==> flow/design.v <==
module top(
    input clk_ext, input [4:0] btn, output [7:0] led, 
    inout [7:0] interconnect, 
    inout [7:0] pmod_j1, inout [7:0] pmod_j2,
    output oled_scl,
    output oled_sda,
    output oled_dc,
    output oled_cs,
    output oled_rst,
    inout [4:0] s  
);
    wire clk_int;         
    defparam OSCI1.DIV = "3";  
    OSCG OSCI1 (.OSC(clk_int));
    wire clk = clk_int;
    localparam CLK_FREQ = 103_340_000;  
    reg clk_ext_soldered = 0;
    always @ (posedge clk_ext) begin clk_ext_soldered <= 1; end
    reg [31:0] clk_stepdown_counter = 0;
    reg [31:0] clk_stepdown_count_val = 5;
    reg clk_stepdown;
    always @ (posedge clk) begin
        clk_stepdown_counter <= clk_stepdown_counter + 1;
        if (clk_stepdown_counter >= clk_stepdown_count_val) begin
            clk_stepdown <= ~clk_stepdown;
            clk_stepdown_counter <= 0;
        end
    end
    assign led = 8'b11111111;
    gc9a01_driver #(
        .CLK_FREQ       (CLK_FREQ),    
        .SPI_FREQ       (10_000_000),    
        .SCREEN_WIDTH   (240),           
        .SCREEN_HEIGHT  (240)            
    ) gc9a01_driver_inst (
        .clk            (clk),
        .reset_n        (1'b1),
        .spi_clk        (oled_scl),
        .spi_mosi       (oled_sda),
        .spi_cs_n       (oled_cs),
        .lcd_dc         (oled_dc),
        .lcd_rst_n      (oled_rst),
        .pixel_data     (16'hFFFF),
        .pixel_valid    (1'b1),
        .start_init     (1'b1),
        .start_display  (1'b1),
    );
endmodule
module gc9a01_driver #(
    parameter CLK_FREQ = 50_000_000,     
    parameter SPI_FREQ = 10_000_000,     
    parameter SCREEN_WIDTH = 240,
    parameter SCREEN_HEIGHT = 240
)(
    input wire clk,                      
    input wire reset_n,                  
    output reg spi_clk,                  
    output reg spi_mosi,                 
    output reg spi_cs_n,                 
    output reg lcd_dc,                   
    output reg lcd_rst_n,                
    input wire [15:0] pixel_data,        
    input wire pixel_valid,              
    output reg pixel_ready,              
    input wire start_init,               
    input wire start_display,            
    output reg init_done,                
    output reg display_busy,             
    output reg [15:0] pixel_count        
);
    localparam SPI_DIV = CLK_FREQ / (2 * SPI_FREQ);
    reg [$clog2(SPI_DIV):0] spi_div_counter;
    reg spi_clk_en;
    localparam IDLE = 4'd0,
               RESET_PULSE = 4'd1,
               INIT_CMD = 4'd2,
               INIT_DATA = 4'd3,
               WAIT_INIT = 4'd4,
               READY = 4'd5,
               SET_WINDOW = 4'd6,
               SEND_PIXELS = 4'd7,
               WAIT_COMPLETE = 4'd8;
    reg [3:0] state;
    reg [3:0] next_state;
    reg [7:0] spi_tx_data;
    reg [3:0] spi_bit_count;
    reg spi_tx_active;
    reg spi_tx_start;
    reg [7:0] init_cmd_index;
    reg [7:0] init_data_count;
    reg [7:0] init_delay_count;
    reg [15:0] current_pixel;
    reg pixel_byte_sel;   
    reg [15:0] delay_counter;
    reg [7:0] init_sequence [0:127];
    initial begin
        init_sequence[0] = 8'h01; init_sequence[1] = 8'h00; init_sequence[2] = 8'h78;   
        init_sequence[3] = 8'h11; init_sequence[4] = 8'h00; init_sequence[5] = 8'h78;   
        init_sequence[6] = 8'h21; init_sequence[7] = 8'h00; init_sequence[8] = 8'h00;   
        init_sequence[9] = 8'h3A; init_sequence[10] = 8'h01; init_sequence[11] = 8'h55; init_sequence[12] = 8'h00;
        init_sequence[13] = 8'h36; init_sequence[14] = 8'h01; init_sequence[15] = 8'h00; init_sequence[16] = 8'h00;
        init_sequence[17] = 8'h2A; init_sequence[18] = 8'h04; init_sequence[19] = 8'h00; init_sequence[20] = 8'h00;
        init_sequence[21] = 8'h00; init_sequence[22] = 8'hEF; init_sequence[23] = 8'h00;
        init_sequence[24] = 8'h2B; init_sequence[25] = 8'h04; init_sequence[26] = 8'h00; init_sequence[27] = 8'h00;
        init_sequence[28] = 8'h00; init_sequence[29] = 8'hEF; init_sequence[30] = 8'h00;
        init_sequence[31] = 8'h29; init_sequence[32] = 8'h00; init_sequence[33] = 8'h14;   
        init_sequence[34] = 8'hFF;
    end
    always @(posedge clk or negedge reset_n) begin
        if (!reset_n) begin
            spi_div_counter <= 0;
            spi_clk_en <= 0;
        end else begin
            if (spi_div_counter >= SPI_DIV - 1) begin
                spi_div_counter <= 0;
                spi_clk_en <= 1;
            end else begin
                spi_div_counter <= spi_div_counter + 1;
                spi_clk_en <= 0;
            end
        end
    end
    always @(posedge clk or negedge reset_n) begin
        if (!reset_n) begin
            spi_clk <= 0;
        end else if (spi_clk_en && spi_tx_active && !spi_cs_n) begin
            spi_clk <= ~spi_clk;
        end else if (spi_cs_n) begin
            spi_clk <= 0;
        end
    end
    always @(posedge clk or negedge reset_n) begin
        if (!reset_n) begin
            state <= IDLE;
            lcd_rst_n <= 0;
            spi_cs_n <= 1;
            lcd_dc <= 0;
            init_done <= 0;
            display_busy <= 0;
            pixel_ready <= 0;
            pixel_count <= 0;
            init_cmd_index <= 0;
            delay_counter <= 0;
            spi_tx_start <= 0;
        end else begin
            case (state)
                IDLE: begin
                    spi_cs_n <= 1;
                    pixel_ready <= 0;
                    display_busy <= 0;
                    if (start_init) begin
                        state <= RESET_PULSE;
                        lcd_rst_n <= 0;
                        delay_counter <= 16'd1000;  
                        init_cmd_index <= 0;
                        init_done <= 0;
                    end else if (start_display && init_done) begin
                        state <= SET_WINDOW;
                        display_busy <= 1;
                        pixel_count <= 0;
                    end
                end
                RESET_PULSE: begin
                    if (delay_counter > 0) begin
                        delay_counter <= delay_counter - 1;
                    end else begin
                        lcd_rst_n <= 1;
                        delay_counter <= 16'd5000;  
                        state <= WAIT_INIT;
                    end
                end
                WAIT_INIT: begin
                    if (delay_counter > 0) begin
                        delay_counter <= delay_counter - 1;
                    end else begin
                        state <= INIT_CMD;
                    end
                end
                INIT_CMD: begin
                    if (init_sequence[init_cmd_index] == 8'hFF) begin
                        state <= READY;
                        init_done <= 1;
                    end else begin
                        lcd_dc <= 0;   
                        spi_cs_n <= 0;
                        spi_tx_data <= init_sequence[init_cmd_index];
                        spi_tx_start <= 1;
                        init_data_count <= init_sequence[init_cmd_index + 1];
                        state <= INIT_DATA;
                    end
                end
                INIT_DATA: begin
                    spi_tx_start <= 0;
                    if (!spi_tx_active) begin
                        if (init_data_count > 0) begin
                            lcd_dc <= 1;   
                            init_cmd_index <= init_cmd_index + 1;
                            spi_tx_data <= init_sequence[init_cmd_index + 2];
                            spi_tx_start <= 1;
                            init_data_count <= init_data_count - 1;
                        end else begin
                            spi_cs_n <= 1;
                            init_delay_count <= init_sequence[init_cmd_index + 2];
                            if (init_delay_count > 0) begin
                                delay_counter <= {init_delay_count, 8'h00};  
                            end
                            init_cmd_index <= init_cmd_index + 3;
                            state <= (init_delay_count > 0) ? WAIT_INIT : INIT_CMD;
                        end
                    end
                end
                READY: begin
                    if (start_display) begin
                        state <= SET_WINDOW;
                        display_busy <= 1;
                        pixel_count <= 0;
                    end
                end
                SET_WINDOW: begin
                    lcd_dc <= 0;
                    spi_cs_n <= 0;
                    spi_tx_data <= 8'h2C;   
                    spi_tx_start <= 1;
                    state <= SEND_PIXELS;
                    pixel_byte_sel <= 0;
                    pixel_ready <= 1;
                end
                SEND_PIXELS: begin
                    spi_tx_start <= 0;
                    if (!spi_tx_active) begin
                        if (pixel_valid && pixel_ready) begin
                            lcd_dc <= 1;   
                            current_pixel <= pixel_data;
                            if (!pixel_byte_sel) begin
                                spi_tx_data <= pixel_data[15:8];
                                pixel_byte_sel <= 1;
                                pixel_ready <= 0;
                            end else begin
                                spi_tx_data <= current_pixel[7:0];
                                pixel_byte_sel <= 0;
                                pixel_ready <= 1;
                                pixel_count <= pixel_count + 1;
                                if (pixel_count >= (SCREEN_WIDTH * SCREEN_HEIGHT - 1)) begin
                                    state <= WAIT_COMPLETE;
                                    pixel_ready <= 0;
                                end
                            end
                            spi_tx_start <= 1;
                        end
                    end
                end
                WAIT_COMPLETE: begin
                    spi_tx_start <= 0;
                    if (!spi_tx_active) begin
                        spi_cs_n <= 1;
                        display_busy <= 0;
                        state <= READY;
                    end
                end
                default: state <= IDLE;
            endcase
        end
    end
    always @(posedge clk or negedge reset_n) begin
        if (!reset_n) begin
            spi_tx_active <= 0;
            spi_bit_count <= 0;
            spi_mosi <= 0;
        end else begin
            if (spi_tx_start && !spi_tx_active) begin
                spi_tx_active <= 1;
                spi_bit_count <= 8;
            end else if (spi_tx_active && spi_clk_en && spi_clk) begin
                spi_mosi <= spi_tx_data[spi_bit_count - 1];
                spi_bit_count <= spi_bit_count - 1;
                if (spi_bit_count == 1) begin
                    spi_tx_active <= 0;
                end
            end
        end
    end
endmodule
## From RTL to reports: gc9a01_driver

What the tools print for gc9a01_driver, step after step.
Lines are those of the file above, counted from 1.
A cell with n/a has no value.

| design | value |
|---|---|
| top module | gc9a01_driver |
| clock port | clk |
| standard-cell library | sky130hd |
| corner | tt_025C_1v80 |

## Word-level counts

Yosys after proc, flatten, opt, wreduce and memory -nomap, before mapping. Memory bits, and registers merged into a memory's read port (data or address), are not among the register bits. Print and check cells are not counted. Equal cells are merged and count once.
Yosys's memory passes give these memory sizes; they may raise the number of words (mostly to a power of two), join words into wider ones and drop unused or constant bits.

| storage and ports | value |
|---|---|
| memory bits (read-only) | 1,024 |
| RAM bits | 0 |
| latch bits | 0 |
| output and inout bits | 24 |
| register bits | 94 |
| word-level cells | 200 |
| clocked read ports x word width | 0 |
| memories kept | 1 |
| bits of input ports | 21 |

Memory list:

| name | words | width | read ports | wr ports | RTL line | RTL |
|---|---|---|---|---|---|---|
| init_sequence | 128 | 8 | 3 | 0 | 95 | `reg [7:0] init_sequence [0:127];` |

| cells by class | value |
|---|---|
| multipliers | 0 |
| bitwise gates (word level) | 4 |
| magnitude comparators | 5 |
| divide/modulo/power cells | 0 |
| reductions and logical operators | 42 |
| shifts and indexed selects | 1 |
| equality and inequality tests | 29 |
| add/subtract/negate cells | 8 |
| mux-type cells | 88 |

Operator list:

| cell | number |
|---|---|
| 16-bit 2-to-1 mux | 12 |
| 8-bit 2-to-1 mux | 12 |
| 16-bit case mux with 4-bit select | 1 |
| 4-bit 2-to-1 mux | 14 |
| 16-bit case mux with 3-bit select | 1 |
| 2-bit inequality test with constant B | 18 |
| 4-bit case mux with 9-bit select | 1 |
| 1-bit 2-to-1 mux | 33 |
| 8-bit by 32-bit variable part select with 1-bit output | 1 |
| 8-bit case mux with 4-bit select | 1 |
| 8-bit case mux with 2-bit select | 2 |
| 16-bit by 1-bit adder with 16-bit output with constant B | 1 |
| 16-bit by 1-bit subtractor with 16-bit output with constant B | 1 |
| 16-bit by 1-bit > comparator with 1-bit output with constant B | 1 |
| 16-bit >= comparator with constant B | 1 |
| 2-bit nonzero test | 8 |
| 4-bit by 3-bit equality test with 1-bit output with constant B | 4 |
| 8-bit by 1-bit > comparator with 1-bit output with constant B | 2 |
| 3-bit AND reduction | 5 |
| 7-bit AND reduction | 2 |
| 4-bit AND reduction | 3 |
| 6-bit AND reduction | 2 |
| 11-bit AND reduction | 1 |
| 5-bit AND reduction | 2 |
| 5-bit nonzero test | 2 |
| 1-bit case mux with 5-bit select | 2 |
| 3-bit nonzero test | 3 |
| 4-bit by 1-bit equality test with 1-bit output with constant B | 2 |

Other operator kinds: 22; their cells: 39.

## Logic depth

Depth = most cells in a row (Yosys ltp): at word level without a register or memory, in the mapped netlist without a sequential cell, where the memories' decode and read muxes count.

| depth | value |
|---|---|
| depth after elaboration | 6 |
| ABC_AREA | 1 |
| mapped depth | 15 |
| gate-level depth less buffers | 14 |

## Mapped cells and area

Yosys stat after the flow's synthesis: flattened, memories mapped to cells. It holds for the ABC_AREA given above (unset counts as 0); a run with the other value may have another netlist.

| mapped netlist | value |
|---|---|
| mapped flip-flops | 97 |
| buffer cells | 17 |
| mapped cells | 854 |
| cell area after synthesis | 6,462.4 µm² |
| sequential part of the area | 2,595.0 µm² |

Cell types:

| type | number | area in all (µm²) |
|---|---|---|
| sky130_fd_sc_hd__dfrtp_1 | 62 | 1.55E+03 |
| sky130_fd_sc_hd__edfxtp_1 | 33 | 990.95 |
| sky130_fd_sc_hd__nand2_1 | 221 | 829.546 |
| sky130_fd_sc_hd__inv_1 | 88 | 330.317 |
| sky130_fd_sc_hd__nand3_1 | 64 | 320.307 |
| sky130_fd_sc_hd__nor2_1 | 84 | 315.302 |
| sky130_fd_sc_hd__o21ai_0 | 61 | 305.293 |
| sky130_fd_sc_hd__ha_1 | 18 | 225.216 |
| sky130_fd_sc_hd__a21oi_1 | 30 | 150.144 |
| sky130_fd_sc_hd__xor2_1 | 16 | 140.134 |
| sky130_fd_sc_hd__nand4_1 | 19 | 118.864 |
| sky130_fd_sc_hd__a31oi_1 | 12 | 75.072 |
| sky130_fd_sc_hd__a22oi_1 | 9 | 67.565 |
| sky130_fd_sc_hd__buf_6 | 6 | 67.565 |
| sky130_fd_sc_hd__nor2_4 | 6 | 67.565 |
| sky130_fd_sc_hd__nor3_1 | 13 | 65.062 |
| sky130_fd_sc_hd__nand3_2 | 6 | 60.058 |
| sky130_fd_sc_hd__o211ai_1 | 8 | 60.058 |

Other cell types: 33; their cells: 98.

## Worst setup path after synthesis

Path of least setup slack by OpenSTA after synthesis, without wires, with an ideal clock, recovery checks aside; 20% of the period is set as input and as output delay. Where synthesis merged equal registers, the netlist keeps one of their names.

| timing path after synthesis | value |
|---|---|
| path kind | reg2reg |
| start | register init_cmd_index[0] |
| end | register spi_tx_data[0] |
| path buffers | 1 |
| arrival | 2.033 ns |
| stages | 13 |
| path slack | 1.286 ns |
| launch time at the first pin | 0.000 ns |
| required time | 3.320 ns |
| path delay | 2.403 ns |
| period | 3.69 ns |
| library setup time | 0.370 ns |
| synthesis period reached | 2.404 ns |

"path delay" is the arrival time less input delay plus setup time.
"stages": output pins that drive a net of the path, with the launching flip-flop's if there is one; two outputs of one cell count as two.
"synthesis period reached" is the clock period less the worst setup slack; recovery checks do not enter. This is arithmetic on one report: input and output delays are still those of the set period (20% each).
Between the ends stands the longest chain of elaborated cells between them, by number of cells; it is not shown to be the way that was timed. Of several equally long chains one is given.
A line is the first line of the expression or statement that the cell stems from. Yosys adds cells for indexed reads and writes and turns some case tables into memories.
The chain passes a memory read, where the word-level depth is cut; so it can be longer than that depth.
A register here has more assigning lines than the two given.
Only ways into the end's enable, where the timed path ends, are counted here.

| between the ends, after synthesis | value |
|---|---|
| cells stage by stage | sky130_fd_sc_hd__dfrtp_1 sky130_fd_sc_hd__buf_2 sky130_fd_sc_hd__inv_1 sky130_fd_sc_hd__ha_1 sky130_fd_sc_hd__inv_1 sky130_fd_sc_hd__o21ai_1 sky130_fd_sc_hd__nand3_1 sky130_fd_sc_hd__nand2_1 sky130_fd_sc_hd__nand3_1 sky130_fd_sc_hd__nor2_2 sky130_fd_sc_hd__nand2_2 sky130_fd_sc_hd__nand3_2 sky130_fd_sc_hd__nor2_1 |
| length of the longest elaborated chain | 4 |
| elaborated cells between the ends (all ways) | 4 |
| RTL lines with such cells | 2 |
| those cells by class | eq/ne: 2; reduce/logical: 1; memory: 1 |

Ends and longest elaborated chain, after synthesis:

| element | RTL line | RTL |
|---|---|---|
| start, declared | 89 | `reg [7:0] init_cmd_index;` |
| start, assigned | 197 | `init_cmd_index <= init_cmd_index + 1;` |
| start, assigned | 207 | `init_cmd_index <= init_cmd_index + 3;` |
| memory 128 x 8 bit | 95 | `reg [7:0] init_sequence [0:127];` |
| 8-bit equality test | 180 | `if (init_sequence[init_cmd_index] == 8'hFF) begin` |
| 2-bit inequality test | n/a |  |
| 7-bit AND reduction | n/a |  |
| end, assigned | 186 | `spi_tx_data <= init_sequence[init_cmd_index];` |
| end, assigned | 198 | `spi_tx_data <= init_sequence[init_cmd_index + 2];` |
| end, declared | 85 | `reg [7:0] spi_tx_data;` |

## Worst path after layout

From the final timing report of flow run B: the path of least setup slack in the routed layout; clock arrival at registers is part of the times.

| timing path after layout | value |
|---|---|
| path kind | reg2reg |
| start | register init_cmd_index[0] |
| end | register spi_tx_data[3] |
| path slack | 2.53 ns |
| arrival | 3.11 ns |
| path buffers | 0 |
| stages | 14 |
| period | 5.63 ns |
| library setup time | 0.35 ns |
| required time | 5.64 ns |
| launch time at the first pin | 0.37 ns |

Between the ends stands the longest chain of elaborated cells between them, by number of cells; it is not shown to be the way that was timed. Of several equally long chains one is given.
The chain passes a memory read, where the word-level depth is cut; so it can be longer than that depth.
A register here has more assigning lines than the two given.
Only ways into the end's enable, where the timed path ends, are counted here.

| between the ends, after layout | value |
|---|---|
| cells stage by stage | sky130_fd_sc_hd__dfrtp_1 sky130_fd_sc_hd__inv_1 sky130_fd_sc_hd__ha_1 sky130_fd_sc_hd__nand2_1 sky130_fd_sc_hd__nand2_1 sky130_fd_sc_hd__nand2_1 sky130_fd_sc_hd__nand2_1 sky130_fd_sc_hd__nand2_1 sky130_fd_sc_hd__nand2_1 sky130_fd_sc_hd__nand3_1 sky130_fd_sc_hd__nor2_2 sky130_fd_sc_hd__nand2_2 sky130_fd_sc_hd__nand3_2 sky130_fd_sc_hd__nor2_1 |
| length of the longest elaborated chain | 4 |
| elaborated cells between the ends (all ways) | 4 |
| RTL lines with such cells | 2 |
| those cells by class | eq/ne: 2; reduce/logical: 1; memory: 1 |

Ends and longest elaborated chain, after layout:

| element | RTL line | RTL |
|---|---|---|
| start, declared | 89 | `reg [7:0] init_cmd_index;` |
| start, assigned | 197 | `init_cmd_index <= init_cmd_index + 1;` |
| start, assigned | 207 | `init_cmd_index <= init_cmd_index + 3;` |
| memory 128 x 8 bit | 95 | `reg [7:0] init_sequence [0:127];` |
| 8-bit equality test | 180 | `if (init_sequence[init_cmd_index] == 8'hFF) begin` |
| 2-bit inequality test | n/a |  |
| 7-bit AND reduction | n/a |  |
| end, assigned | 186 | `spi_tx_data <= init_sequence[init_cmd_index];` |
| end, assigned | 198 | `spi_tx_data <= init_sequence[init_cmd_index + 2];` |
| end, declared | 85 | `reg [7:0] spi_tx_data;` |

==> runs of gc9a01_driver <==
Measured data: module gc9a01_driver, platform sky130hd, 2 stored runs of the flow under differing settings, order arbitrary. Input and output delays are each 20% of the period that was set; the output load is 0.01 pF.
"period reached" is the run's clock period less its worst setup slack. It is reckoned from that one timing run; input and output delays stay at 20% of the period that was set.
"worst path time": the worst setup path's part of the clock period (all of it between registers, 20% less for each end at a port) less its slack. A launch clock that arrives late makes it longer, a capture clock that arrives late makes it shorter.
By "power consumption" is meant OpenSTA's value without simulated activity: inputs other than the clock are taken to toggle once in ten clock periods, and the tool carries that through the logic.

#### Flow run A

| setting | value |
|---|---|
| period_ns | `5.31` |
| CORE_UTILIZATION | `47` |
| SETUP_SLACK_MARGIN | `1.33` |
| CORE_MARGIN | `2` |
| CELL_PAD_IN_SITES_GLOBAL_PLACEMENT | `3` |
| CELL_PAD_IN_SITES_DETAIL_PLACEMENT | `0` |
| TNS_END_PERCENT | `50` |
| ABC_AREA | `0` |
| GPL_ROUTABILITY_DRIVEN | `0` |
| CTS_CLUSTER_DIAMETER | `219` |
| CAP_MARGIN | `20` |
| SLEW_MARGIN | `20` |

No final report: placement broke off with GPL-0301.

#### Flow run B

| setting | value |
|---|---|
| period_ns | `5.63` |
| CORE_UTILIZATION | `67` |
| SETUP_SLACK_MARGIN | `-0.24` |
| PLACE_DENSITY_LB_ADDON | `0.12` |
| CELL_PAD_IN_SITES_DETAIL_PLACEMENT | `0` |
| ABC_AREA | `1` |
| CTS_CLUSTER_DIAMETER | `36` |
| CAP_MARGIN | `15` |
| SLEW_MARGIN | `20` |
| MIN_ROUTING_LAYER | `met1` |
| CORE_MARGIN | `2` |

| result | value |
|---|---|
| standard-cell area after layout | 7,146.9 µm² |
| setup slack of the worst path | 2.534 ns |
| utilization after layout | 0.77 |
| chip area after synthesis (Yosys) | 6,462.4 µm² |
| worst hold slack in the final report | 0.498 ns |
| period reached | 3.096 ns |
| summed negative setup slack | 0.000 ns |
| power consumption | 1.397 mW |
| die area | 10,446.9 µm² |
| worst path time | 3.10 ns |
| kind of the worst setup path | reg2reg |
