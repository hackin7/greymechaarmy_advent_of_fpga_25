==> flow/design.v <==
module coprocessor #(
    parameter WIDTH_DIN  = 18*8,
    parameter WIDTH_DOUT = 18*8
)(
    input clk, 
    input rst, 
    input [WIDTH_DIN-1:0] din,
    input din_valid,
    output [WIDTH_DOUT-1:0] dout,
    output dout_valid, 
    inout [5:0] control
);  
    reg send = 0;
    always @ (posedge clk) begin
        send <= din_valid;
    end
    reg [WIDTH_DIN-1:0] prev_din_2;
    reg [WIDTH_DIN-1:0] prev_din;
    always @ (posedge clk) begin
        if (din_valid) begin
            prev_din_2[WIDTH_DIN-1:0] <= prev_din[WIDTH_DIN-1:0];
            prev_din  [WIDTH_DIN-1:0] <= din[WIDTH_DIN-1:0];
        end
    end
    wire [WIDTH_DIN-1:0] out = (
        control[0] ? din :
        control[1] ? prev_din_2 :
                     (prev_din + din)
    );
    assign dout = out;  
    assign dout_valid = send;
endmodule
Step by step through the tools: coprocessor
What the tools print for coprocessor, step after step.
Line numbers count from 1 in the design file above.
Cell names lack the library's common part.
Not given: n/a

set-up
  design top = coprocessor
  clock input = clk
  standard-cell library = sky130hd
  timing corner = tt_025C_1v80

Word-level counts
Yosys after proc, flatten, opt, wreduce and memory -nomap, before mapping. Enables and synchronous resets that opt folds into registers are not counted as muxes. Memory bits, and registers merged into a memory's read port (data or address), are not among the register bits. Print and check cells are not counted. Equal cells are merged and count once.

storage and ports
  cells after elaboration = 6
  bits in registers = 289
  output and inout bits = 151

cells by class
  mux-type cells = 2
  add/subtract/negate cells = 1

operator list
  operator             count
  144-bit two-way mux  2
  144-bit adder        1

Logic depth
Depth = most cells in a row (Yosys ltp): at word level without a register or memory, in the mapped netlist without a sequential cell, where the memories' decode and read muxes count.

depth
  word-level depth = 3
  ABC_AREA = 0
  gate-level depth with buffers = 16
  depth with buffers taken out = 16

Synthesis result
The flow's flattened synthesis, as Yosys stat reports it; memories are mapped. The netlist is that of the ABC_AREA named above (0 if unset); the other value can give another one.
The area totals of this step are shown rounded.

cells by type
  cell      count  area in all (um^2)
  edfxtp_1  288    8.65E+03
  ha_1      143    1.79E+03
  a21oi_1   258    1.29E+03
  nand2_1   255    957.168
  o21ai_0   169    845.811
  o21a_1    90     675.648
  xnor2_1   77     674.397
  a21o_1    86     645.619
  nand4_1   86     538.016
  xor2_1    60     525.504
  o211ai_1  67     502.982
  nor2_1    112    420.403
  clkbuf_1  110    412.896
  mux2_2    28     315.302
  o21bai_1  39     292.781
  inv_1     48     180.173
  a22oi_1   22     165.158
  nor3_1    29     145.139

Not listed: further types 59, cells in them 289.

synthesis totals
  buffer cells = 147
  flip-flop cells = 289
  area of sequential cells = 8,670 um^2
  cells in the netlist = 2,256
  synthesis area = 21,100 um^2

Timing after synthesis
OpenSTA on the mapped netlist: ideal clock, no wires. The path of least setup slack (recovery checks aside). Input and output delay are each 20% of the period. Register names are those of the netlist, which keeps one name where synthesis merged equal registers.

timing post-synthesis
  path type = input-to-output
  start = input port din[71]
  end = output port dout[142]
  slack = -0.076 ns
  path buffers = 1
  delay of the path = 3.028 ns
  period = 4.92 ns
  data arrival time = 4.012 ns
  input delay = 0.984 ns
  required time = 3.936 ns
  stages = 15
  period reached after synthesis = 4.996 ns

"delay of the path" is the arrival time less input delay plus setup time.
A path that ends at an output port has no setup time.
"stages" counts driving pins, that of a launching flip-flop among them; a cell with two outputs on the path counts twice.
"period reached after synthesis" = period - worst setup slack (recovery checks aside). The figure is calculated, with input and output delays left at 20% of the set period.
Between the ends stands the longest chain of elaborated cells between them, by number of cells; it is not shown to be the way that was timed. Of several equally long chains one is given.
Each line given opens the expression or statement behind the cell; cells for indexed reads and writes are added by Yosys, which also makes memories of some case tables.

on the way, post-synthesis
  cell sequence = ha_1 -> buf_2 -> a21o_1 -> a21o_1 -> a21oi_1 -> o22ai_1 -> o311ai_1 -> a21oi_1 -> o21a_1 -> a21o_1 -> and2_1 -> a21o_1 -> a311oi_1 -> mux2_1 -> nor3_1
  cells in the longest elaborated chain = 3
  elaborated cells on any way between the ends = 3
  RTL lines with such cells = 3
  those cells by class = 1 x add/sub; 2 x mux

ends and longest elaborated chain, post-synthesis
  what                 RTL line  source
  from (decl)          7         input [WIDTH_DIN-1:0] din,
  144-bit adder        28        (prev_din + din)
  144-bit two-way mux  27        control[1] ? prev_din_2 :
  144-bit two-way mux  26        control[0] ? din :
  to (decl)            9         output [WIDTH_DOUT-1:0] dout,

FLOW RESULTS
============

coprocessor: 2 stored runs of the Yosys and OpenROAD flow on sky130hd. The settings differ; the order carries no meaning. The constraints put input and output delay at 20% of the set period each and load the outputs with 0.01 pF.

Record 1
==> flow/run.sh <==
#!/bin/bash
# the make line also repeats the synthesis and layout settings of config.mk as NAME=value (left out here)
make -C /OpenROAD-flow-scripts/flow DESIGN_CONFIG=/design/flow/config.mk WORK_HOME=/design/flow/orfs CLKGATE_MAP_FILE= finish
==> flow/config.mk <==
export PLATFORM = sky130hd
export DESIGN_NAME = coprocessor
export DESIGN_NICKNAME = coprocessor
export VERILOG_FILES = /design/flow/design.v
export SDC_FILE = /design/flow/constraint.sdc
export NUM_CORES = 4
export LEC_CHECK = 0
export ABC_AREA = 0
export CAP_MARGIN = 30
export CORE_MARGIN = 2
export CORE_UTILIZATION = 69
export CTS_CLUSTER_DIAMETER = 234
export MAX_ROUTING_LAYER = met4
export MIN_ROUTING_LAYER = met1
export PLACE_DENSITY_LB_ADDON = 0.22
export SETUP_SLACK_MARGIN = 1.13
export SLEW_MARGIN = 20
==> flow/constraint.sdc <==
create_clock -name core_clock -period 4.99 [get_ports {clk}]
set_input_delay 0.9980 -clock core_clock [delete_from_list [all_inputs] [get_ports {clk}]]
set_output_delay 0.9980 -clock core_clock [all_outputs]
set_load 0.01 [all_outputs]

==> results of record 1 <==
did not finish, placement stopped with DPL-0038

Record 2
==> flow/run.sh <==
#!/bin/bash
# the make line also repeats the synthesis and layout settings of config.mk as NAME=value (left out here)
make -C /OpenROAD-flow-scripts/flow DESIGN_CONFIG=/design/flow/config.mk WORK_HOME=/design/flow/orfs CLKGATE_MAP_FILE= finish
==> flow/config.mk <==
export PLATFORM = sky130hd
export DESIGN_NAME = coprocessor
export DESIGN_NICKNAME = coprocessor
export VERILOG_FILES = /design/flow/design.v
export SDC_FILE = /design/flow/constraint.sdc
export NUM_CORES = 4
export LEC_CHECK = 0
export ABC_AREA = 0
export CAP_MARGIN = 0
export CORE_MARGIN = 2
export CORE_UTILIZATION = 18
export MIN_ROUTING_LAYER = met2
export PLACE_DENSITY = 0.66
export SLEW_MARGIN = 20
==> flow/constraint.sdc <==
create_clock -name core_clock -period 7.7 [get_ports {clk}]
set_input_delay 1.5400 -clock core_clock [delete_from_list [all_inputs] [get_ports {clk}]]
set_output_delay 1.5400 -clock core_clock [all_outputs]
set_load 0.01 [all_outputs]

==> results of record 2 <==
did not finish, routing stopped with RSZ-0074
