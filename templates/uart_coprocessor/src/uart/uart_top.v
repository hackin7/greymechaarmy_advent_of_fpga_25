==> flow/design.v <==
`timescale 1ns / 1ps
module baud_rate_generator
    #(               
        parameter   N = 10,      
                    M = 651      
    )
    (
        input clk_100MHz,        
        input reset,             
        output tick              
    );
    reg [N-1:0] counter = 0;         
    wire [N-1:0] next;           
    always @(posedge clk_100MHz, posedge reset)
        if(reset)
            counter <= 0;
        else
            counter <= next;
    assign next = (counter >= (M-1)) ? 0 : counter + 1;
    assign tick = (counter >= (M-1)) ? 1'b1 : 1'b0;
endmodule
`timescale 1ns /1ps
 module fifo_shift
	#(
	   parameter	DATA_SIZE  = 8,	        
				    ADDR_SPACE = 4	            
	)
	(
	   input clk,                               
	   input reset,                             
       input write_to_fifo,                     
	   input [DATA_SIZE-1:0] write_data_in,     
       input write_batch_to_fifo,               
       input [(DATA_SIZE * ADDR_SPACE)-1:0] write_batch_data_in,        
       input shift,
	   output [DATA_SIZE-1:0] read_data_out,    
       output [DATA_SIZE-1:0] read_data_out_last,    
	   output [(DATA_SIZE * ADDR_SPACE)-1:0] read_all_data_out,
	   output reg tick
);
	reg [(DATA_SIZE * ADDR_SPACE)-1:0] memory;		 
	reg fifo_full, fifo_empty, full_buff, empty_buff;
    wire [(DATA_SIZE * ADDR_SPACE)-1:0]shifted_memory = memory << DATA_SIZE;  
    reg past_shift = 0;
	always @(posedge clk) begin
	    tick <= 1'b0;
        if(write_batch_to_fifo) begin
            memory <= write_batch_data_in;
			tick = 1'b1;
		end
		if(write_to_fifo || (shift != past_shift && shift == 1)) begin  
		    memory <= shifted_memory | write_data_in ;   
			tick <= 1'b1;
		end 
        past_shift <= shift;
    end
	assign read_data_out = memory[DATA_SIZE-1:0];
	assign read_data_out_last = memory[(DATA_SIZE * ADDR_SPACE)-1:(DATA_SIZE * (ADDR_SPACE-1))];
	assign read_all_data_out = memory;
endmodule
`timescale 1ns / 1ps
module uart_receiver
    #(
        parameter   DBITS = 8,           
                    SB_TICK = 16         
    )
    (
        input clk_100MHz,                
        input reset,                     
        input rx,                        
        input sample_tick,               
        output reg data_ready,           
        output [DBITS-1:0] data_out      
    );
    localparam [1:0] idle  = 2'b00,
                     start = 2'b01,
                     data  = 2'b10,
                     stop  = 2'b11;
    reg [1:0] state, next_state;         
    reg [3:0] tick_reg, tick_next;       
    reg [2:0] nbits_reg, nbits_next;     
    reg [7:0] data_reg, data_next;       
    always @(posedge clk_100MHz, posedge reset)
        if(reset) begin
            state <= idle;
            tick_reg <= 0;
            nbits_reg <= 0;
            data_reg <= 0;
        end
        else begin
            state <= next_state;
            tick_reg <= tick_next;
            nbits_reg <= nbits_next;
            data_reg <= data_next;
        end        
    always @* begin
        next_state = state;
        data_ready = 1'b0;
        tick_next = tick_reg;
        nbits_next = nbits_reg;
        data_next = data_reg;
        case(state)
            idle:
                if(~rx) begin                
                    next_state = start;
                    tick_next = 0;
                end
            start:
                if(sample_tick)
                    if(tick_reg == 7) begin
                        next_state = data;
                        tick_next = 0;
                        nbits_next = 0;
                    end
                    else
                        tick_next = tick_reg + 1;
            data:
                if(sample_tick)
                    if(tick_reg == 15) begin
                        tick_next = 0;
                        data_next = {rx, data_reg[7:1]};
                        if(nbits_reg == (DBITS-1))
                            next_state = stop;
                        else
                            nbits_next = nbits_reg + 1;
                    end
                    else
                        tick_next = tick_reg + 1;
            stop:
                if(sample_tick)
                    if(tick_reg == (SB_TICK-1)) begin
                        next_state = idle;
                        data_ready = 1'b1;
                    end
                    else
                        tick_next = tick_reg + 1;
        endcase                    
    end
    assign data_out = data_reg;
endmodule
`timescale 1ns / 1ps
module uart_top
    #(
        parameter   
            DBITS = 8,           
            SB_TICK = 16,        
            BR_LIMIT = 14,      
            BR_BITS = 4,        
            FIFO_IN_SIZE = 4,        
            FIFO_OUT_SIZE = 4, 
            FIFO_OUT_SIZE_EXP = 32
    )
    (
        input clk_100MHz,                
        input reset,                     
        input [DBITS-1:0] write_data,    
        input rx,                
        output tx,               
        output rx_char_received, 
        output rx_full,                  
        output rx_empty,                 
        output [DBITS*FIFO_IN_SIZE - 1:0] rx_out,
        output [DBITS*FIFO_OUT_SIZE - 1:0] tx_fifo_out,
        input tx_trigger,
        input [DBITS*FIFO_OUT_SIZE -1 :0] tx_in  
    );
    wire tick;                           
    baud_rate_generator 
        #(
            .M(BR_LIMIT), 
            .N(BR_BITS)
         ) 
        BAUD_RATE_GEN   
        (
            .clk_100MHz(clk_100MHz), 
            .reset(reset),
            .tick(tick)
         );
    wire rx_done_tick;                   
    wire [DBITS-1:0] rx_data_out;        
    uart_receiver
        #(
            .DBITS(DBITS),
            .SB_TICK(SB_TICK)
         )
         UART_RX_UNIT
         (
            .clk_100MHz(clk_100MHz),
            .reset(reset),
            .rx(rx),
            .sample_tick(tick),
            .data_ready(rx_done_tick),
            .data_out(rx_data_out)
         );
    assign rx_char_received = rx_done_tick;
    reg  [(DBITS * FIFO_IN_SIZE)-1:0] memory;
    wire [(DBITS * FIFO_IN_SIZE)-1:0] shifted_memory = memory << DBITS; 
    always @ (posedge clk_100MHz) begin
        if (rx_done_tick) begin
            memory <= shifted_memory | rx_data_out;
        end
    end
    assign rx_out = memory;
    wire tx_empty;                       
    wire tx_fifo_not_empty;              
    fifo_shift
        #(
            .DATA_SIZE(DBITS),
            .ADDR_SPACE(FIFO_OUT_SIZE)
         )
         FIFO_TX_UNIT
         (
             .clk(clk_100MHz),
             .write_to_fifo(0),
             .write_data_in(0),
             .write_batch_to_fifo(tx_trigger),
             .write_batch_data_in(tx_in),
             .shift(tx_done_tick),
             .read_data_out_last(tx_fifo_out),
             .tick(read_tick)  
           );
    reg [FIFO_OUT_SIZE_EXP-1:0] count = 0;
    wire tx_done_tick;                   
    reg tx_done_tick_latch = 0;
    wire tx_send = count != 0 & ~tx_trigger;
    uart_transmitter
        #(
            .DBITS(DBITS),
            .SB_TICK(SB_TICK)
         )
         UART_TX_UNIT
         (
            .clk_100MHz(clk_100MHz),
            .reset(reset),
            .tx(tx),
            .sample_tick(tick),
            .tx_start(tx_send),
            .data_in(tx_fifo_out),
            .tx_done(tx_done_tick)
         );
    always @(posedge clk_100MHz) begin
        if (tx_trigger) begin
            count <= FIFO_OUT_SIZE;  
        end else if (tx_done_tick != tx_done_tick_latch && tx_done_tick && count != 0) begin
            count <= count - 1;
        end
        tx_done_tick_latch <= tx_done_tick;
    end
endmodule
`timescale 1ns / 1ps
module uart_transmitter
    #(
        parameter   DBITS = 8,           
                    SB_TICK = 16         
    )
    (
        input clk_100MHz,                
        input reset,                     
        input tx_start,                  
        input sample_tick,               
        input [DBITS-1:0] data_in,       
        output reg tx_done,              
        output tx,                        
        output [1:0] state_out
    );
    localparam [1:0]    idle  = 2'b00,
                        start = 2'b01,
                        data  = 2'b10,
                        stop  = 2'b11;
    reg [1:0] state, next_state;             
    reg [3:0] tick_reg, tick_next;           
    reg [2:0] nbits_reg, nbits_next;         
    reg [DBITS-1:0] data_reg, data_next;     
    reg tx_reg, tx_next;                     
    always @(posedge clk_100MHz, posedge reset)
        if(reset) begin
            state <= idle;
            tick_reg <= 0;
            nbits_reg <= 0;
            data_reg <= 0;
            tx_reg <= 1'b0;
        end
        else begin
            state <= next_state;
            tick_reg <= tick_next;
            nbits_reg <= nbits_next;
            data_reg <= data_next;
            tx_reg <= tx_next;
        end
    always @* begin
        next_state = state;
        tx_done = 1'b0;
        tick_next = tick_reg;
        nbits_next = nbits_reg;
        data_next = data_reg;
        tx_next = tx_reg;
        case(state)
            idle: begin                      
                tx_next = 1'b1;              
                if(tx_start) begin           
                    next_state = start;
                    tick_next = 0;
                    data_next = data_in;
                end
            end
            start: begin
                tx_next = 1'b0;              
                if(sample_tick)
                    if(tick_reg == 15) begin
                        next_state = data;
                        tick_next = 0;
                        nbits_next = 0;
                    end
                    else
                        tick_next = tick_reg + 1;
            end
            data: begin
                tx_next = data_reg[0];
                if(sample_tick)
                    if(tick_reg == 15) begin
                        tick_next = 0;
                        data_next = data_reg >> 1;
                        if(nbits_reg == (DBITS-1))
                            next_state = stop;
                        else
                            nbits_next = nbits_reg + 1;
                    end
                    else
                        tick_next = tick_reg + 1;
            end
            stop: begin
                tx_next = 1'b1;          
                if(sample_tick)
                    if(tick_reg == (SB_TICK-1)) begin
                        next_state = idle;
                        tx_done = 1'b1;
                    end
                    else
                        tick_next = tick_reg + 1;
            end
        endcase    
    end
    assign tx = tx_next;  
    assign state_out = state;
endmodule
* Step by step through the tools: uart_top
What the tools print for uart_top, step after step.
Lines are those of the file above, counted from 1.
Not given: --
- Top :: uart_top
- Clock input :: clk_100MHz
- Cell library :: sky130hd
- Timing corner :: tt_025C_1v80

* Word-level counts
Counts by Yosys on the flattened word-level netlist (proc, flatten, opt, wreduce; memories kept). Register bits leave out memories and registers merged into their read ports (data or address). Print and check cells are left out. Cells with the same type and inputs are merged into one.
- Add/subtract/negate cells :: 6
- Magnitude comparators :: 1
- Equality and inequality tests :: 33
- Mux-type cells :: 62
- Bitwise gates (word level) :: 7
- Reduce/logical cells :: 21
** Operator list (count)
- 32-bit 2-to-1 mux :: 2
- 4-bit 2-to-1 mux :: 13
- 8-bit 2-to-1 mux :: 6
- 32-bit by 1-bit subtractor with 32-bit output with constant B :: 1
- 32-bit by 8-bit OR with 32-bit output :: 1
- 32-bit nonzero test :: 1
- 2-bit 2-to-1 mux :: 16
- 3-bit 2-to-1 mux :: 10
- 2-bit inequality test with constant B :: 12
- 2-bit by 1-bit inequality test with 1-bit output with constant B :: 9
- 8-bit AND reduction :: 2
- 8-bit parallel mux with 2-bit select :: 1
- 4-bit parallel mux with 4-bit select :: 1
- 2-bit parallel mux with 4-bit select :: 2
- 4-bit by 1-bit adder with 4-bit output with constant B :: 3
- 6-bit AND reduction :: 2
- 4-bit parallel mux with 3-bit select :: 1
- 3-bit parallel mux with 2-bit select :: 2
- 3-bit OR reduction :: 3
- 2-bit == test with constant B :: 4
- 2-bit OR reduction :: 4
- 4-bit == test with constant B :: 2
- 4-bit AND reduction :: 2
- 3-bit by 1-bit adder with 3-bit output with constant B :: 2
- 3-bit == test with constant B :: 2
- 1-bit NOT :: 5
- 5-bit AND reduction :: 1
- 1-bit 2-to-1 mux :: 5
Not listed: further kinds 11, cells in them 15.
- Register bits after elaboration :: 135
- Output and inout bits :: 68

* Longest topological paths
Yosys ltp: most cells in a row. Word level: on the elaborated netlist, between registers, memories and ports. Mapped: between sequential cells and ports; inverters and the memories' decode and read muxes count.
- Depth in word-level cells :: 7
- ABC_AREA :: 1
- Gate-level depth with buffers :: 12

* Netlist
Source: synth_stat.txt of the flow (Yosys; design flattened, memories mapped). It holds for the ABC_AREA given above (unset counts as 0); a run with the other value may have another netlist.
** Cell types
- sky130_fd_sc_hd__edfxtp_1 :: count 56, total area 1.68E+03 um^2
- sky130_fd_sc_hd__dfrtp_1 :: count 40, total area 1000.96 um^2
- sky130_fd_sc_hd__nand2_1 :: count 264, total area 990.95 um^2
- sky130_fd_sc_hd__dfxtp_1 :: count 41, total area 820.787 um^2
- sky130_fd_sc_hd__nor2_1 :: count 93, total area 349.085 um^2
- sky130_fd_sc_hd__nand3_1 :: count 64, total area 320.307 um^2
- sky130_fd_sc_hd__buf_4 :: count 36, total area 270.259 um^2
- sky130_fd_sc_hd__inv_1 :: count 68, total area 255.245 um^2
- sky130_fd_sc_hd__o21ai_0 :: count 46, total area 230.221 um^2
- sky130_fd_sc_hd__a21oi_1 :: count 39, total area 195.187 um^2
- sky130_fd_sc_hd__ha_1 :: count 10, total area 125.12 um^2
- sky130_fd_sc_hd__nand4_1 :: count 10, total area 62.56 um^2
- sky130_fd_sc_hd__xnor2_1 :: count 7, total area 61.309 um^2
- sky130_fd_sc_hd__xor2_1 :: count 7, total area 61.309 um^2
- sky130_fd_sc_hd__buf_6 :: count 5, total area 56.304 um^2
- sky130_fd_sc_hd__dfstp_2 :: count 2, total area 52.55 um^2
- sky130_fd_sc_hd__clkbuf_1 :: count 12, total area 45.043 um^2
- sky130_fd_sc_hd__nor2_4 :: count 4, total area 45.043 um^2
Not listed: further types 15, cells in them 28.
- Standard cells after synthesis :: 832
- Chip area (Yosys) :: 6814.0 um^2
- Mapped flip-flops :: 139
- Buffer cells :: 58

* Timing after synthesis
Path of least setup slack by OpenSTA after synthesis, without wires, with an ideal clock, recovery checks aside; 20% of the period is set as input and as output delay. Where synthesis merged equal registers, the netlist keeps one of their names.
- Kind :: reg-to-output
- Start :: register BAUD_RATE_GEN.counter[0]
- End :: output rx_char_received
- Period :: 4.31 ns
- External output delay :: 0.862 ns
- Time at the first pin :: 0.000 ns
- Arrival time :: 2.468 ns
- Required time :: 3.448 ns
- Path slack :: 0.980 ns
- Path delay :: 2.468 ns
- Driving pins on the path :: 8
- Buffers on the path :: 0
- Synthesis period reached :: 3.33 ns
"path delay" is the arrival time less input delay plus setup time.
At an output port there is no setup time.
"driving pins on the path" counts driving pins, that of a launching flip-flop among them; a cell with two outputs on the path counts twice.
"synthesis period reached" = period - worst setup slack (recovery checks aside). The figure is calculated, with input and output delays left at 20% of the set period.
The rows between start and end are the longest chain of elaborated cells between them; the timing report does not say that the signal goes this way. Where chains are equally long, one stands for them.
Each line given opens the expression or statement behind the cell; cells for indexed reads and writes are added by Yosys, which also makes memories of some case tables.
- Cells stage by stage :: sky130_fd_sc_hd__dfrtp_1 sky130_fd_sc_hd__inv_1 sky130_fd_sc_hd__ha_1 sky130_fd_sc_hd__nand2_1 sky130_fd_sc_hd__nand3_1 sky130_fd_sc_hd__nor2_1 sky130_fd_sc_hd__inv_1 sky130_fd_sc_hd__nor2_1
- Cells in the longest elaborated chain :: 4
- Elaborated cells between the ends (all ways) :: 4
- Those cells by class :: 1 x compare; 3 x mux
** RTL lines, path post-synthesis
- from (decl) :: RTL line 12 : reg [N-1:0] counter = 0;
- from (assign) :: RTL line 16 : counter <= 0;
- from (assign) :: RTL line 18 : counter <= next;
- 4-bit >= comparator :: RTL line 20 : assign tick = (counter >= (M-1)) ? 1'b1 : 1'b0;
- 1-bit 2-to-1 mux :: RTL line 20
- 1-bit 2-to-1 mux :: RTL line 130 : if(sample_tick)
- 1-bit parallel mux with 2-bit select :: RTL line 102 : case(state)
- to (decl) :: RTL line 159 : output rx_char_received,

* Path in the finished layout
From the final timing report of run 1: the path of least setup slack in the routed layout; clock arrival at registers is part of the times.
- Kind :: reg-to-output
- Start :: register BAUD_RATE_GEN.counter[1]
- End :: output rx_char_received
- Period :: 2.32 ns
- External output delay :: 0.46 ns
- Time at the first pin :: 0.52 ns
- Arrival time :: 1.79 ns
- Required time :: 1.86 ns
- Path slack :: 0.07 ns
- Driving pins on the path :: 10
- Buffers on the path :: 1
The rows between start and end are the longest chain of elaborated cells between them; the timing report does not say that the signal goes this way. Where chains are equally long, one stands for them.
- Cells stage by stage :: sky130_fd_sc_hd__dfrtp_1 sky130_fd_sc_hd__inv_2 sky130_fd_sc_hd__ha_1 sky130_fd_sc_hd__inv_1 sky130_fd_sc_hd__nand2_1 sky130_fd_sc_hd__nand3_2 sky130_fd_sc_hd__nor2_2 sky130_fd_sc_hd__inv_2 sky130_fd_sc_hd__nor2_4 sky130_fd_sc_hd__buf_2
- Cells in the longest elaborated chain :: 4
- Elaborated cells between the ends (all ways) :: 4
- Those cells by class :: 1 x compare; 3 x mux
** RTL lines, path after layout
- from (decl) :: RTL line 12 : reg [N-1:0] counter = 0;
- from (assign) :: RTL line 16 : counter <= 0;
- from (assign) :: RTL line 18 : counter <= next;
- 4-bit >= comparator :: RTL line 20 : assign tick = (counter >= (M-1)) ? 1'b1 : 1'b0;
- 1-bit 2-to-1 mux :: RTL line 20
- 1-bit 2-to-1 mux :: RTL line 130 : if(sample_tick)
- 1-bit parallel mux with 2-bit select :: RTL line 102 : case(state)
- to (decl) :: RTL line 159 : output rx_char_received,

Stored flow runs of uart_top (2 of them; Yosys, OpenROAD, sky130hd). They differ in their settings and are not a sequence. Constraints: input delay and output delay 20% of the set period each, output load 0.01 pF.
"critical setup path time" is the time allowed to the run's worst setup path (the clock period less input and output delay, where it has them) less its slack. Clock arrival times count: a late capture clock shortens it, a late launch clock lengthens it.
By "overall power" is meant OpenSTA's value without simulated activity: inputs other than the clock are taken to toggle once in ten clock periods, and the tool carries that through the logic.

* Run 1
** Files
==> flow/run.sh <==
#!/bin/bash
# the make line also repeats the synthesis and layout settings of config.mk as NAME=value (left out here)
make -C /OpenROAD-flow-scripts/flow DESIGN_CONFIG=/design/flow/config.mk WORK_HOME=/design/flow/orfs CLKGATE_MAP_FILE= finish
==> flow/config.mk <==
export PLATFORM = sky130hd
export DESIGN_NAME = uart_top
export DESIGN_NICKNAME = uart_top
export VERILOG_FILES = /design/flow/design.v
export SDC_FILE = /design/flow/constraint.sdc
export NUM_CORES = 4
export LEC_CHECK = 0
export ABC_AREA = 1
export CAP_MARGIN = 20
export CORE_MARGIN = 2
export CORE_UTILIZATION = 63
export PLACE_DENSITY_LB_ADDON = 0.23
export SLEW_MARGIN = 0
==> flow/constraint.sdc <==
create_clock -name core_clock -period 2.32 [get_ports {clk_100MHz}]
set_input_delay 0.4640 -clock core_clock [delete_from_list [all_inputs] [get_ports {clk_100MHz}]]
set_output_delay 0.4640 -clock core_clock [all_outputs]
set_load 0.01 [all_outputs]
** Results
- Standard-cell area after routing :: 8217.9 um^2
- Setup slack of the worst path :: 0.068 ns
- Overall power :: 5.553 mW
- Cell area after synthesis :: 6814.0 um^2
- Full die area :: 11664.0 um^2
- Utilization of the finished layout :: 0.789
- Post-route setup TNS :: 0.000 ns
- Critical setup path time :: 1.79 ns
- Worst path kind :: reg-to-output

* Run 2
** Files
==> flow/run.sh <==
#!/bin/bash
# the make line also repeats the synthesis and layout settings of config.mk as NAME=value (left out here)
make -C /OpenROAD-flow-scripts/flow DESIGN_CONFIG=/design/flow/config.mk WORK_HOME=/design/flow/orfs CLKGATE_MAP_FILE= finish
==> flow/config.mk <==
export PLATFORM = sky130hd
export DESIGN_NAME = uart_top
export DESIGN_NICKNAME = uart_top
export VERILOG_FILES = /design/flow/design.v
export SDC_FILE = /design/flow/constraint.sdc
export NUM_CORES = 4
export LEC_CHECK = 0
export CAP_MARGIN = 10
export CELL_PAD_IN_SITES_DETAIL_PLACEMENT = 2
export CORE_MARGIN = 5
export CORE_UTILIZATION = 54
export CTS_CLUSTER_SIZE = 74
export MAX_ROUTING_LAYER = met4
export MIN_ROUTING_LAYER = met2
export PLACE_DENSITY_LB_ADDON = 0.28
export SLEW_MARGIN = 20
==> flow/constraint.sdc <==
create_clock -name core_clock -period 3.74 [get_ports {clk_100MHz}]
set_input_delay 0.7480 -clock core_clock [delete_from_list [all_inputs] [get_ports {clk_100MHz}]]
set_output_delay 0.7480 -clock core_clock [all_outputs]
set_load 0.01 [all_outputs]
** Results
No final report: placement broke off with DPL-0033.
